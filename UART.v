==> flow/design.v <==
`timescale 1ns / 1ps
module UART(
    input clk,
    input start,
    output reg tx,
    input rx,
    output reg [7:0] rxdata,
    output reg Rxflag
    );
    parameter clk_value=100_000_000;
    parameter baud=9600;
    parameter wait_count=clk_value/baud;
    reg bitdone=0;
    integer count=0;
    parameter idle=0,send=1,check=2;
    reg[1:0] state=idle;
    always@(posedge clk)
    begin
    if(state == idle)
    begin
        count <=0;
    end
    else begin
        if(count == wait_count)
        begin
            bitdone <=1'b1;
            count <=0;
        end
        else
        begin
            count<=count+1;
            bitdone <=1'b0;
        end
    end
    end
    reg[9:0] txData;
    integer Bitidx=0;
    always@(posedge clk)
    begin
    case(state)
        idle: begin
            tx     <=1'b1;
            txData <=8'h00;
            Bitidx=0;
            if(start==1'b1)
            begin
                txData <={1'b1,8'h41,1'b0};
                state <=send;
            end
            else
            begin
                state <=idle;
            end
            end
         send: begin
            tx     <= txData[Bitidx];
            Bitidx <=Bitidx+1;
            state  <=check;
         end
         check: begin
         if(bitdone == 1'b1)
            begin
            if(Bitidx==10)
                begin
                state <=idle;
                end
             else
                begin
                state <=send;
                end   
            end
         end
    default : state <=idle;   
    endcase
    end
    integer rcount=0;
    integer rindex=0;
    parameter ridle=0,rwait=1,recv=2,rcheck=3;
    reg [1:0] rstate;
    always@(posedge clk)
    begin
    case(rstate)
    ridle:
        begin
            Rxflag <=0;
            rxdata <=8'h00;
            rindex <=0;
            if(rx == 1'b0)
            begin
                rstate <= recv;
            end
            else
            begin
                rstate <=ridle;
            end
        end
    rwait:
        begin
            if(rcount < wait_count/2 )
            begin
                rcount <= rcount+1;
                rstate <= rwait;
            end
            else
            begin
                rcount <=0;
                rstate <=recv;
                rxdata <={rx,rxdata[7:1]};
            end
        end    
    recv:
        begin
            if(bitdone == 1'b1)
            begin
                rstate <= rcheck;
            end
            else
            begin
                rstate <=recv;
           end
        end
     rcheck:
        begin
        if(rindex <8)
            begin
                rindex <= rindex+1;
                rstate <= rwait;
            end
        else
            begin
                rstate <=ridle;
                rindex <=0;
                Rxflag <= 1'b1;
            end    
        end 
    default : rstate <=ridle;      
    endcase
    end
endmodule
; Tool chain data of UART
; Tool output for the design above, in the order of the flow.
; Lines are those of the file above, counted from 1.
; Library cell names are shortened.
; A cell with - has no value.
[inputs]
design = UART
clock = clk
cell_library = sky130hd
corner = tt_025C_1v80

; After elaboration
; Source: Yosys, flattened and elaborated, memories not mapped. Widths are those after wreduce. Registers that Yosys merges into a memory's read port (data or address) are not register bits. Print and check cells do not count. Equal cells are merged and count once.
[word_totals]
ff_bits = 153
latchBits = 0
ram_bits = 0
rom_bits = 0
clocked_rd_ports_x_width = 0
memories = 0
in_bits = 3
word_cells = 55
[classes]
n_addsub = 4
multipliers = 0
n_div = 0
n_cmp = 2
n_eq = 10
shift = 1
mux = 19
n_logic = 0
n_reduce_logical = 8
[op_table]
columns = cell, n
row1 = 32-bit by 2-bit adder with 32-bit output (second input constant), 4
row2 = 32-bit parallel mux with 2-bit select, 2
row3 = 10-bit by 32-bit variable part select with 1-bit output, 1
row4 = 32-bit by 14-bit < comparator with 1-bit output (second input constant), 1
row5 = 32-bit by 15-bit equality test with 1-bit output (second input constant), 1
row6 = 32-bit by 5-bit < comparator with 1-bit output (second input constant), 1
row7 = 32-bit by 5-bit equality test with 1-bit output (second input constant), 1
row8 = 32-bit two-way mux, 1
row9 = 8-bit parallel mux with 2-bit select, 1
row10 = 10-bit two-way mux, 1
row11 = 2-bit parallel mux with 4-bit select, 1
row12 = 8-bit two-way mux, 1
row13 = 2-bit equality test (second input constant), 3
row14 = 2-bit inequality test (second input constant), 3
row15 = 2-bit nonzero test, 3
row16 = 2-bit parallel mux with 3-bit select, 1
row17 = 2-bit two-way mux, 3
row18 = 1-bit two-way mux, 6
row19 = 2-bit by 1-bit equality test with 1-bit output (second input constant), 2
row20 = 2-bit zero test, 2
row21 = 2-bit AND reduction, 2
row22 = 1-bit parallel mux with 2-bit select, 2
row23 = 2-bit OR reduction, 1

; Logic depth
; Longest topological path by Yosys (ltp), each cell counted once; first at word level (registers and memories cut), then after technology mapping (sequential cells cut; the memories' decode and read muxes count).
[depth]
ltp_word = 4
ABC_AREA = 0
depth_mapped = 9
mapped_depth_nobuf = 7

; After synthesis
; The flow's flattened synthesis, as Yosys stat reports it; memories are mapped. The netlist is that of the ABC_AREA named above (0 if unset); the other value can give another one.
; Totals and module areas in this step are rounded.
[by_type]
columns = cell, n, type_area_um2
row1 = edfxtp_1, 110, 3.3E+03
row2 = dfxtp_1, 34, 680.653
row3 = xnor2_1, 62, 543.021
row4 = nor2_1, 136, 510.49
row5 = xor2_1, 47, 411.645
row6 = nand4_1, 33, 206.448
row7 = nand3_1, 40, 200.192
row8 = nor4_1, 31, 193.936
row9 = nand2_1, 48, 180.173
row10 = and4_1, 16, 140.134
row11 = nor3_1, 26, 130.125
row12 = ha_1, 10, 125.12
row13 = inv_1, 28, 105.101
row14 = and3_1, 16, 100.096
row15 = and2_1, 14, 87.584
row16 = or3_1, 11, 68.816
row17 = clkbuf_1, 16, 60.058
row18 = o21ai_0, 12, 60.058
; Other cell types: 23; their cells: 48.
[mapped]
stdcells = 738
area_um2 = 7456
seq_area_um2 = 3984
flip_flops = 144
buf_cells = 25

; Worst setup path after synthesis
; Source: OpenSTA report_checks on the synthesized netlist (no wires, ideal clock, input and output delay 20% of the period each), path of least setup slack; recovery checks are left aside. Register names are those of the netlist, which keeps one name where synthesis merged equal registers.
[synth_timing]
path_type = flip-flop to flip-flop
start = register rstate[1]
end = register rxdata[0]
tclk_ns = 2.64
setup_time_ns = 0.267
t_arrival_ns = 1.936
t_required_ns = 2.373
slack_ns = 0.436
path_delay_ns = 2.203
path_stages = 5
path_buffers = 1
period_less_setup_slack_ns = 2.204
; "path_delay_ns" is the arrival time less input delay plus setup time.
; "path_stages" counts driving pins, that of a launching flip-flop among them; a cell with two outputs on the path counts twice.
; "period_less_setup_slack_ns" is the clock period less the worst setup slack; recovery checks do not enter. This is arithmetic on one report: input and output delays are still those of the set period (20% each).
; Between the ends stands the longest chain of elaborated cells between them, by number of cells; it is not shown to be the way that was timed. Of several equally long chains one is given.
; Each line given opens the expression or statement behind the cell; cells for indexed reads and writes are added by Yosys, which also makes memories of some case tables.
; A register here has more assigning lines than the two given.
; Only ways into the end's enable, where the timed path ends, are counted here.
[synth_via]
cell_sequence = dfxtp_1 inv_1 ha_1 clkbuf_1 mux2_2
elab_chain_cells = 3
[synth_rtl]
columns = item, line_no
row1 = start: declaration, 79  ; reg [1:0] rstate;
row2 = start: assignment, 90  ; rstate <= recv;
row3 = start: assignment, 94  ; rstate <=ridle;
row4 = 2-bit by 1-bit equality test with 1-bit output, 82  ; case(rstate)
row5 = 2-bit nonzero test, -
row6 = 2-bit AND reduction, -
row7 = end: assignment, 86  ; rxdata <=8'h00;
row8 = end: assignment, 108  ; rxdata <={rx,rxdata[7:1]};
row9 = end: declaration, 7  ; output reg [7:0] rxdata,

; Worst path after layout
; From the final timing report of record 1: the path of least setup slack in the routed layout; clock arrival at registers is part of the times.
[layout_timing]
path_type = flip-flop to flip-flop
start = register Bitidx[1]
end = register Bitidx[30]
tclk_ns = 3.8
setup_time_ns = 0.16
t_arrival_ns = 2.57
t_required_ns = 4.08
slack_ns = 1.50
path_stages = 7
path_buffers = 0
; Between the ends stands the longest chain of elaborated cells between them, by number of cells; it is not shown to be the way that was timed. Of several equally long chains one is given.
[layout_via]
cell_sequence = edfxtp_1 ha_1 and2_1 nand3_2 or4_4 or3_1 a21oi_1
elab_chain_cells = 2
[layout_rtl]
columns = item, line_no
row1 = start: declaration, 37  ; integer Bitidx=0;
row2 = start: assignment, 44  ; Bitidx=0;
row3 = start: assignment, 57  ; Bitidx <=Bitidx+1;
row4 = 32-bit by 2-bit adder with 32-bit output, 57
row5 = 32-bit parallel mux with 2-bit select, 40  ; case(state)
row6 = end: assignment, 44
row7 = end: assignment, 57
row8 = end: declaration, 37

; UART through Yosys and OpenROAD on sky130hd: 2 stored runs, unordered, with their settings and measured results. The constraints put input and output delay at 20% of the set period each and load the outputs with 0.01 pF.
; "achievedPeriod_ns" means the clock period less the worst setup slack. The figure is calculated, with input and output delays left at 20% of the set period.
; "worst_path_allowed_less_slack_ns" means the part of the period allowed to the worst setup path (the constraints hold back 20% at inputs and 20% at outputs) less its slack; where the path has registers, the arrival times of their clocks count too.
; "power_uw" is the tool's figure for a default switching activity; nothing was simulated.
; Results are given in rounded form.

[record 1: settings]
period_ns = 3.8
CORE_UTILIZATION = 20
SETUP_SLACK_MARGIN = 1.01
PLACE_DENSITY = 0.36
CELL_PAD_IN_SITES_GLOBAL_PLACEMENT = 1
TNS_END_PERCENT = 65
CTS_CLUSTER_DIAMETER = 288
SLEW_MARGIN = 35
MAX_ROUTING_LAYER = met5
CAP_MARGIN = 20
CORE_MARGIN = 2
[record 1: results]
synthesis_area_um2 = 7456
worst_setup_slack_ns = 1.503
worst_path_allowed_less_slack_ns = 2.30
worst_setup_path_type = flip-flop to flip-flop
achievedPeriod_ns = 2.297
die_um2 = 38840
util_pct = 23.8
power_uw = 5998
timing.setup.tns_ns = 0.000
finalCellArea_um2 = 8735
timing.hold.ws_ns = 0.468

[record 2: settings]
period_ns = 3.65
CORE_UTILIZATION = 28
CORE_ASPECT_RATIO = 1.61
CELL_PAD_IN_SITES_DETAIL_PLACEMENT = 2
TNS_END_PERCENT = 85
ABC_AREA = 1
GPL_TIMING_DRIVEN = 1
CAP_MARGIN = 35
SLEW_MARGIN = 5
MIN_ROUTING_LAYER = met2
CORE_MARGIN = 2
[record 2: results]
util_pct = 32.3
achievedPeriod_ns = 2.455
finalCellArea_um2 = 9967
worst_setup_slack_ns = 1.195
power_uw = 6839
timing.setup.tns_ns = 0.000
die_um2 = 32630
synthesis_area_um2 = 8726
worst_path_allowed_less_slack_ns = 2.46
worst_setup_path_type = flip-flop to flip-flop
timing.hold.ws_ns = 0.482
